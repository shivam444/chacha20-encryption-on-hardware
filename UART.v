==> flow/design.v <==
`timescale 1ns / 1ps
module baud_gen(
    input   wire    clk,
    input   wire    rst_n,
    output  reg     bclk
    );
    reg [8:0]   cnt;
    always @(posedge clk or negedge rst_n) begin
        if(!rst_n) begin
            cnt     <=  0;
            bclk    <=  0;
        end else if(cnt > 9) begin
            cnt     <=  0;
            bclk    <=  1;
        end else begin
            cnt     <=  cnt + 1;
            bclk    <=  0;
        end
    end
endmodule
module uart_tx(
    input   wire            bclk,
    input   wire            rst_n,
    input   wire            tx_cmd,
    input   wire    [7:0]   tx_din,
    output  reg             tx_ready,
    output  reg             txd
);
    parameter [3:0] Lframe  = 8;
    parameter [2:0] s_idle  = 3'b000;
    parameter [2:0] s_start = 3'b001;
    parameter [2:0] s_wait  = 3'b010;
    parameter [2:0] s_shift = 3'b011;
    parameter [2:0] s_stop  = 3'b100;
    reg [2:0]   cur_state   =   s_idle;
    reg [3:0]   cnt         =   0;
    reg [3:0]   dcnt        =   0;
    always @(posedge bclk or negedge rst_n) begin
        if(!rst_n) begin
            cur_state   <=  s_idle;
            cnt         <=  0;
            tx_ready    <=  0;
            txd         <=  1;
        end else begin
            case (cur_state)
                s_idle: begin
                    tx_ready    <=  1;
                    cnt         <=  0;
                    txd         <=  1;
                    if(tx_cmd == 1'b1) begin
                        cur_state <= s_start;
                    end else begin
                        cur_state <= s_idle;
                    end
                end
                s_start: begin
                    tx_ready    <=  0;
                    txd         <=  1'b0;
                    cur_state   <=  s_wait;
                end
                s_wait: begin
                    tx_ready    <=  0;
                    if(cnt >= 4'b1110) begin
                        cnt         <=  0;
                        if(dcnt == Lframe) begin
                            cur_state   <=  s_stop;
                            dcnt        <=  0;
                            txd         <=  1'b1;
                        end else begin
                            cur_state   <=  s_shift;
                            txd         <=  txd;
                        end
                    end else begin
                        cur_state   <=  s_wait;
                        cnt         <=  cnt + 1;
                    end
                end
                s_shift: begin
                    tx_ready        <=  0;
                    txd             <=  tx_din[dcnt];
                    dcnt            <=  dcnt + 1;
                    cur_state       <=  s_wait;
                end
                s_stop: begin
                    txd             <=  1'b1;
                    if(cnt >= 4'b1110) begin
                        cur_state   <=  s_idle;
                        cnt         <=  0;
                        tx_ready    <=  1;
                    end else begin
                        cur_state   <=  s_stop;
                        cnt         <=  cnt + 1;    
                    end
                end
                default: begin
                    cur_state       <=  s_idle;
                end
            endcase
        end
    end
endmodule
module uart_rx(
    input   wire        bclk,
    input   wire        rst_n,
    input   wire        rxd,
    input   wire        key_flag,
    output  reg         rx_done,
    output  reg         rx_ready,
    output  reg [7:0]   rx_dout
    );
    parameter [3:0] Lframe      = 8;
    parameter [1:0] s_idle      = 2'b00;
    parameter [1:0] s_sample    = 2'b01;
    parameter [1:0] s_stop      = 2'b10;
    reg       [1:0] cur_state   = s_idle;
    reg       [3:0] cnt         = 0;
    reg       [3:0] num         = 0;
    reg       [3:0] dcnt        = 0;
    reg [511:0] key;
    always @(posedge bclk or negedge rst_n) begin
        if(!rst_n) begin
            cur_state <= s_idle;
            cnt <= 0;
            dcnt <= 0;
            num <= 0;
            rx_dout <= 0;
            rx_ready <= 0;
            rx_done <=  0;
            key <= 'b0;
        end else begin
            case (cur_state)
                s_idle: begin
                    rx_dout <= 0;
                    dcnt <=0;
                    rx_ready <= 1;
                    rx_done <=  0;
                    if(cnt == 4'b1111) begin
                        cnt <= 0;
                        if(num > 7) begin
                            cur_state <= s_sample;
                            num <= 0;
                        end else begin
                            cnt <= 0;
                            cur_state <= s_idle;
                            num <= 0;
                        end 
                    end else begin
                        cnt <= cnt + 1;
                        if(rxd == 1'b0) begin
                            num <= num + 1;
                        end else begin
                            num <= num;
                        end
                    end
                end
                s_sample: begin
                    rx_ready <= 1'b0;
                    rx_done <=  0;
                    if(dcnt == Lframe) begin
                        cur_state <= s_stop;
                    end else begin
                        cur_state <= s_sample;
                        if(cnt == 4'b1111) begin
                            dcnt <= dcnt + 1;
                            cnt <= 0;
                            if(num > 7) begin
                                num <= 0;
                                rx_dout[dcnt] <= 1;
                            end else begin
                                rx_dout[dcnt] <= 0;
                                num <= 0;
                            end
                        end else begin
                            cnt <= cnt + 1;
                            if(rxd == 1'b1) begin
                                num <= num + 1;
                            end else begin
                                num <= num;
                            end
                        end
                    end
                end
                s_stop: begin
                    rx_ready <= 1'b1;
                    rx_done <=  1'b1;
                    if(cnt == 4'b1111) begin
                        cnt <= 0;
                        cur_state <= s_idle;
                    end else begin
                        cnt <= cnt + 1;
                    end
                end
                default: begin
                    cur_state <= s_idle;
                end
            endcase
        end
    end
endmodule
# Tool chain data of uart_rx
# The steps from the RTL of uart_rx to its reports follow in flow order.
# Lines are those of the file above, counted from 1.
# The mark - stands for no value.
[inputs]
top_module = "uart_rx"
clock_port = "bclk"
lib = "sky130hd"
lib_corner = "tt_025C_1v80"

# Word-level counts
# Yosys after proc, flatten, opt, wreduce and memory -nomap, before mapping. Memory bits, and registers merged into a memory's read port (data or address), are not among the register bits. Print and check cells are not counted.
[bits]
romBits = 0
word_cells = 62
latchBits = 0
mem_bits_rw = 0
register_bits = 24
clocked_rd_ports_x_width = 0
mem_count = 0
[classes]
n_div = 0
reduce_logical = 11
logic = 4
n_cmp = 1
mux = 23
multipliers = 0
n_eq = 10
shift = 2
add_sub_neg = 4
[op_table]
columns = ["op", "n"]
rows = [
  ["4-bit 2-to-1 mux", 9],
  ["4-bit case mux with 2-bit select", 3],
  ["8-bit 2-to-1 mux", 3],
  ["1-bit by 5-bit variable shift with 8-bit output with constant A", 2],
  ["8-bit OR", 2],
  ["8-bit case mux with 2-bit select", 1],
  ["4-bit by 1-bit adder with 4-bit output with constant B", 3],
  ["2-bit != test with constant B", 4],
  ["4-bit == test with constant B", 2],
  ["8-bit AND", 1],
  ["8-bit NOT", 1],
  ["2-bit nonzero test", 3],
  ["3-bit != test with constant B", 2],
  ["2-bit case mux with 3-bit select", 1],
  ["2-bit 2-to-1 mux", 3],
  ["4-bit negator with 5-bit output", 1],
  ["2-bit AND reduction", 2],
  ["2-bit OR reduction", 2],
  ["4-bit by 3-bit > comparator with 1-bit output with constant B", 1],
  ["4-bit AND reduction", 1],
  ["1-bit case mux with 2-bit select", 2],
  ["3-bit AND reduction", 1],
  ["3-bit nonzero test", 1],
  ["2-bit by 1-bit == test with 1-bit output with constant B", 1],
  ["2-bit == test with constant B", 1],
  ["2-bit zero test", 1],
  ["1-bit 2-to-1 mux", 1],
]

# Longest topological paths
# Longest topological path by Yosys (ltp), each cell counted once; first at word level (registers and memories cut), then after technology mapping (sequential cells cut; the memories' decode and read muxes count).
[logic_depth]
word_depth = 9
abc_area = 1
depth_mapped = 10

# After synthesis
# Yosys stat after the flow's synthesis: flattened, memories mapped to cells. It holds for the ABC_AREA given above (unset counts as 0); a run with the other value may have another netlist.
[by_type]
columns = ["cell", "n"]
rows = [
  ["sky130_fd_sc_hd__dfrtp_1", 24],
  ["sky130_fd_sc_hd__nand2_1", 45],
  ["sky130_fd_sc_hd__nand3_1", 19],
  ["sky130_fd_sc_hd__ha_1", 7],
  ["sky130_fd_sc_hd__inv_1", 18],
  ["sky130_fd_sc_hd__nor2_1", 12],
  ["sky130_fd_sc_hd__o21ai_0", 9],
  ["sky130_fd_sc_hd__xor2_1", 5],
  ["sky130_fd_sc_hd__nand3_2", 4],
  ["sky130_fd_sc_hd__nand4_1", 5],
  ["sky130_fd_sc_hd__nand2_2", 4],
  ["sky130_fd_sc_hd__nand2_4", 2],
  ["sky130_fd_sc_hd__o21bai_1", 3],
  ["sky130_fd_sc_hd__inv_2", 4],
  ["sky130_fd_sc_hd__o21ai_1", 3],
  ["sky130_fd_sc_hd__or2_2", 2],
  ["sky130_fd_sc_hd__buf_6", 1],
  ["sky130_fd_sc_hd__nor2_4", 1],
]
# Other cell types: 7; their cells: 8.
[synth_totals]
cells = 176
synth_area_mm2 = 0.0014126
sequential_area_mm2 = 0.0006006
n_buf = 1
ffs = 24

# Worst setup path after synthesis
# Source: OpenSTA report_checks on the synthesized netlist (no wires, ideal clock, input and output delay 20% of the period each), path of least setup slack; recovery checks are left aside. Register names are those of the netlist, which keeps one name where synthesis merged equal registers.
[synth_timing]
path_kind = "flip-flop to flip-flop"
from = "register dcnt[0]"
to = "register rx_dout[1]"
tclk_ns = 2.47
launch_ns = 0.000
required_ns = 2.351
arrival_time_ns = 1.350
delay_ns = 1.469
path_buffers = 0
stages = 8
path_slack_ns = 1.002
period_less_setup_slack_ns = 1.468
# "delay_ns" = arrival - input delay + setup time.
# "stages": output pins that drive a net of the path, with the launching flip-flop's if there is one; two outputs of one cell count as two.
# "period_less_setup_slack_ns" = period - worst setup slack (recovery checks aside). The figure is calculated, with input and output delays left at 20% of the set period.
# A register here has more assigning lines than the two given.
[synth_via]
path_cell_list = "sky130_fd_sc_hd__dfrtp_1 sky130_fd_sc_hd__inv_1 sky130_fd_sc_hd__ha_1 sky130_fd_sc_hd__nand3_2 sky130_fd_sc_hd__nand3_2 sky130_fd_sc_hd__clkinv_1 sky130_fd_sc_hd__nand3_1 sky130_fd_sc_hd__nand2_1"
[synth_lines]
columns = ["item", "line", "rtl"]
rows = [
  ["from (decl)", 118, "reg       [3:0] dcnt        = 0;"],
  ["from (assign)", 124, "dcnt <= 0;"],
  ["from (assign)", 164, "dcnt <= dcnt + 1;"],
  ["to (assign)", 126, "rx_dout <= 0;"],
  ["to (assign)", 133, "rx_dout <= 0;"],
  ["to (decl)", 109, "output  reg [7:0]   rx_dout"],
]
# No chain of elaborated cells between the ends is given.

# Timing after layout
# From the final timing report of job 2: the path of least setup slack in the routed layout; clock arrival at registers is part of the times.
[layout_timing]
path_kind = "flip-flop to flip-flop"
from = "register dcnt[0]"
to = "register rx_dout[5]"
stages = 10
arrival_time_ns = 1.58
path_slack_ns = 0.40
path_buffers = 0
tclk_ns = 1.81
launch_ns = 0.28
required_ns = 1.98
# A register here has more assigning lines than the two given.
[layout_via]
path_cell_list = "sky130_fd_sc_hd__dfrtp_2 sky130_fd_sc_hd__inv_2 sky130_fd_sc_hd__ha_4 sky130_fd_sc_hd__nand2_2 sky130_fd_sc_hd__nand2_8 sky130_fd_sc_hd__nand2_2 sky130_fd_sc_hd__nor2_2 sky130_fd_sc_hd__nand2_1 sky130_fd_sc_hd__nand3_1 sky130_fd_sc_hd__nand2_1"
[layout_lines]
columns = ["item", "line", "rtl"]
rows = [
  ["from (decl)", 118, "reg       [3:0] dcnt        = 0;"],
  ["from (assign)", 124, "dcnt <= 0;"],
  ["from (assign)", 164, "dcnt <= dcnt + 1;"],
  ["to (assign)", 126, "rx_dout <= 0;"],
  ["to (assign)", 133, "rx_dout <= 0;"],
  ["to (decl)", 109, "output  reg [7:0]   rx_dout"],
]
# No chain of elaborated cells between the ends is given.

# Top module uart_rx; platform sky130hd; tools Yosys and OpenROAD; 2 stored runs in no particular order. Input and output delays are each 20% of the period that was set; the output load is 0.01 pF.
# "timing.achieved_period_ns": clock period set for the run, less the worst setup slack. It is reckoned from that one timing run; input and output delays stay at 20% of the period that was set.
# "totalPower_uw": no workload was simulated; the value follows from the tool's default switching activity.

[[run]]
name = "job 1"
[run.settings]
period_ns = 2.8
CORE_UTILIZATION = 66
PLACE_DENSITY = 0.84
HOLD_SLACK_MARGIN = 0.21
CORE_MARGIN = 8
CELL_PAD_IN_SITES_DETAIL_PLACEMENT = 2
CTS_CLUSTER_SIZE = 97
CAP_MARGIN = 30
SLEW_MARGIN = 20
[run.results]
outcome = "not finished: placement ended with error DPL-0033"

[[run]]
name = "job 2"
[run.settings]
period_ns = 1.81
CORE_UTILIZATION = 37
SETUP_SLACK_MARGIN = 0.38
PLACE_DENSITY_LB_ADDON = 0.11
CORE_ASPECT_RATIO = 0.77
CORE_MARGIN = 9
CELL_PAD_IN_SITES_GLOBAL_PLACEMENT = 2
CELL_PAD_IN_SITES_DETAIL_PLACEMENT = 1
ABC_AREA = 1
GPL_TIMING_DRIVEN = 1
CTS_CLUSTER_SIZE = 76
SLEW_MARGIN = 15
CAP_MARGIN = 20
[run.results]
post_synth_area_mm2 = 0.0014126
die_mm2 = 0.0063853
final_cell_area_mm2 = 0.0019056
finish.utilization_frac = 0.527
setup_worst_slack_ns = 0.399
timing.setup.tns_ns = 0.000
totalPower_uw = 1532
timing.achieved_period_ns = 1.411
